==> flow/design.v <==
module PE(
    input   clk,
    input   rst_n,
    input signed [15:0] neuron,
    input signed [15:0] weight,
    input        [1:0]  ctrl,
    input   vld_i,
    output       [31:0] result,
    output reg  vid_o
  );
  wire signed [31:0] mult_res = neuron * weight;
  reg [31:0] psum_r;
  wire [31:0] psum_d = ctrl[0] ? mult_res : mult_res + psum_r;
  always@(posedge clk or negedge rst_n)
  begin
    if(!rst_n)
    begin
      psum_r <= 32'h0;
    end
    else if(vld_i)
    begin
      psum_r <= psum_d;
    end
  end
  always@(posedge clk or negedge rst_n)
  begin
    if(!rst_n)
    begin
      vid_o <= 1'h0;
    end
    else if(ctrl[1])
    begin
      vid_o <= 1'h1;
    end
    else
    begin
      vid_o <= 1'h0;
    end
  end
  assign result = psum_r;
endmodule
### Tool chain data of PE

What the tools print for PE, step after step.
Lines are those of the file above, counted from 1.
Operators carry their Yosys type and port widths (W data, S select, Z words).
Cell names lack the library's common part.
A cell with -- has no value.

| set-up | value |
|---|---|
| design top | PE |
| clock | clk |
| cell library | sky130hd |
| library corner | tt_025C_1v80 |

### After elaboration

Yosys after proc, flatten, opt, wreduce and memory -nomap, before mapping. Enables and synchronous resets that opt folds into registers are not counted as muxes. Memory bits, and registers merged into a memory's read port (data or address), are not among the register bits. Print and check cells are not counted. Equal cells are merged and count once.

| word-level totals | value |
|---|---|
| output and inout port bits | 33 |
| bits in registers | 33 |
| elaborated cells | 6 |

| operators by class | value |
|---|---|
| multipliers | 1 |
| muxes and demuxes | 2 |
| $add $sub $neg | 1 |

Operators with widths:

| operator | number |
|---|---|
| $mul A16 B16 Y32 | 1 |
| $add A32 B32 Y32 | 1 |
| $mux W32 | 1 |
| $mux W1 | 1 |

### Depth

Longest topological path by Yosys (ltp), each cell counted once; first at word level (registers and memories cut), then after technology mapping (sequential cells cut; the memories' decode and read muxes count).

| logic depth | value |
|---|---|
| depth after elaboration | 3 |
| ABC_AREA | 0 |
| mapped depth | 33 |

### Mapped cells and area

The flow's flattened synthesis, as Yosys stat reports it; memories are mapped. The netlist is that of the ABC_AREA named above (0 if unset); the other value can give another one.
The area totals of this step are shown rounded.

Cells by type:

| cell | number |
|---|---|
| fa_1 | 263 |
| ha_1 | 115 |
| inv_1 | 316 |
| dfrtp_1 | 33 |
| and2_1 | 126 |
| nand2_1 | 161 |
| xnor2_1 | 43 |
| a21oi_1 | 74 |
| nor2_1 | 68 |
| a21o_1 | 28 |
| clkbuf_1 | 39 |
| xor2_1 | 15 |
| o21ai_0 | 19 |
| o21ai_1 | 19 |
| mux2i_1 | 6 |
| nand3_1 | 12 |
| nor3_1 | 12 |
| o21a_1 | 8 |

Other cell types: 47; their cells: 108.

| mapped netlist | value |
|---|---|
| flip-flop cells | 33 |
| mapped cells | 1465 |
| sequential area | 825.8 um^2 |
| mapped area | 12880 um^2 |

### Timing after synthesis

Path of least setup slack by OpenSTA after synthesis, without wires, with an ideal clock, recovery checks aside; 20% of the period is set as input and as output delay. Where synthesis merged equal registers, the netlist keeps one of their names.

| timing path post-synthesis | value |
|---|---|
| path type | input to register |
| start | input weight[7] |
| end | register psum_r[31] |
| delay of the path | 7210 ps |
| input delay | 2620 ps |
| launch time at the first pin | 2620 ps |
| clock period | 13100 ps |
| path slack | 3270 ps |
| arrival time | 9700 ps |
| stages on the path | 32 |
| buffers on the path | 1 |
| period reached after synthesis | 9830 ps |

"delay of the path" is the arrival time less input delay plus setup time.
"stages on the path": output pins that drive a net of the path, with the launching flip-flop's if there is one; two outputs of one cell count as two.
"period reached after synthesis" = period - worst setup slack (recovery checks aside). The figure is calculated, with input and output delays left at 20% of the set period.
Between the ends stands the longest chain of elaborated cells between them, by number of cells; it is not shown to be the way that was timed. Of several equally long chains one is given.
A line is the first line of the expression or statement that the cell stems from. Yosys adds cells for indexed reads and writes and turns some case tables into memories.

| between the ends, post-synthesis | value |
|---|---|
| cell sequence | clkbuf_1 -> nand2_1 -> fa_1 -> inv_1 -> fa_1 -> inv_1 -> fa_1 -> inv_1 -> fa_1 -> fa_1 -> inv_1 -> fa_1 -> inv_1 -> ha_1 -> nand2_1 -> nor2_1 -> o41ai_2 -> a21boi_1 -> o21ai_1 -> a21boi_1 -> o31a_1 -> or4_1 -> nand3_1 -> ha_1 -> o2111ai_1 -> nand2_1 -> or3_1 -> o21ai_2 -> o21ai_1 -> a31o_1 -> a221oi_2 -> a22oi_2 |
| cells in the longest elaborated chain | 3 |
| elaborated cells between the ends (all ways) | 3 |
| classes of those cells | add/sub (1); mul (1); mux (1) |

RTL lines, path post-synthesis:

| item | RTL line | RTL |
|---|---|---|
| start, declared | 5 | `input signed [15:0] weight,` |
| $mul A16 B16 Y32 | 11 | `wire signed [31:0] mult_res = neuron * weight;` |
| $add A32 B32 Y32 | 13 | `wire [31:0] psum_d = ctrl[0] ? mult_res : mult_res + psum_r;` |
| $mux W32 | 13 |  |
| end, assigned | 18 | `psum_r <= 32'h0;` |
| end, assigned | 22 | `psum_r <= psum_d;` |
| end, declared | 12 | `reg [31:0] psum_r;` |

### Worst path after layout

From the final timing report of run A: the path of least setup slack in the routed layout; clock arrival at registers is part of the times.
The path's times are printed in steps of 10 ps; the period is the one set.

| timing path after layout | value |
|---|---|
| path type | input to register |
| start | input weight[14] |
| end | register psum_r[31] |
| path slack | 1370 ps |
| stages on the path | 30 |
| launch time at the first pin | 2300 ps |
| input delay | 2300 ps |
| buffers on the path | 1 |
| clock period | 11500 ps |
| arrival time | 10310 ps |

Between the ends stands the longest chain of elaborated cells between them, by number of cells; it is not shown to be the way that was timed. Of several equally long chains one is given.

| between the ends, after layout | value |
|---|---|
| cell sequence | clkdlybuf4s50_1 -> nand2_1 -> fa_1 -> fa_1 -> inv_1 -> fa_1 -> fa_1 -> fa_1 -> inv_1 -> fa_1 -> inv_1 -> ha_1 -> or2_2 -> o31a_1 -> o41ai_4 -> a21boi_1 -> o21ai_1 -> a21boi_1 -> o31a_1 -> or4_1 -> nand3_1 -> ha_1 -> o2111ai_1 -> nand2_1 -> or3_1 -> o21ai_2 -> o21ai_1 -> a31o_1 -> a221oi_2 -> a22oi_2 |
| cells in the longest elaborated chain | 3 |
| elaborated cells between the ends (all ways) | 3 |
| classes of those cells | add/sub (1); mul (1); mux (1) |

RTL lines, path after layout:

| item | RTL line | RTL |
|---|---|---|
| start, declared | 5 | `input signed [15:0] weight,` |
| $mul A16 B16 Y32 | 11 | `wire signed [31:0] mult_res = neuron * weight;` |
| $add A32 B32 Y32 | 13 | `wire [31:0] psum_d = ctrl[0] ? mult_res : mult_res + psum_r;` |
| $mux W32 | 13 |  |
| end, assigned | 18 | `psum_r <= 32'h0;` |
| end, assigned | 22 | `psum_r <= psum_d;` |
| end, declared | 12 | `reg [31:0] psum_r;` |

--- measured runs ---
Top module PE; platform sky130hd; tools Yosys and OpenROAD; 2 stored runs in no particular order. Input and output delays are each 20% of the period that was set; the output load is 0.01 pF.
"achieved clock period" means the clock period less the worst setup slack. The figure is calculated, with input and output delays left at 20% of the set period.
"worst setup path time" means the part of the period allowed to the worst setup path (the constraints hold back 20% at inputs and 20% at outputs) less its slack; where the path has registers, the arrival times of their clocks count too.
"worst setup path time" is known to 10 ps.
Values from the reports are rounded here.
Settings: - = not set for that run.

| run | period_ns | CORE_UTILIZATION | SETUP_SLACK_MARGIN | CELL_PAD_IN_SITES_GLOBAL_PLACEMENT | CELL_PAD_IN_SITES_DETAIL_PLACEMENT | TNS_END_PERCENT | GPL_TIMING_DRIVEN | CTS_CLUSTER_SIZE | CAP_MARGIN | SLEW_MARGIN | CORE_MARGIN | PLACE_DENSITY_LB_ADDON | die size (um^2) | cell area after synthesis (um^2) | standard-cell area after layout (um^2) | worst setup path time (ps) | class of the worst setup path | worst hold slack (ps) | achieved clock period (ps) | setup slack of the critical path (ps) | post-route setup TNS (ps) |
|---|---|---|---|---|---|---|---|---|---|---|---|---|---|---|---|---|---|---|---|---|---|
| run A | 11.5 | 41 | 0.89 | 2 | 1 | 80 | 1 | 41 | 15 | 5 | 2 | - | 32860 | 12880 | 14260 | 7830 | input to register | 531 | 10131 | 1369 | 0 |
| run B | 17.5 | 60 | 4.83 | - | - | - | - | 24 | 20 | 20 | 2 | 0.2 | 22660 | 12880 | 13880 | 8180 | input to register | 525 | 11681 | 5819 | 0 |
--- end ---
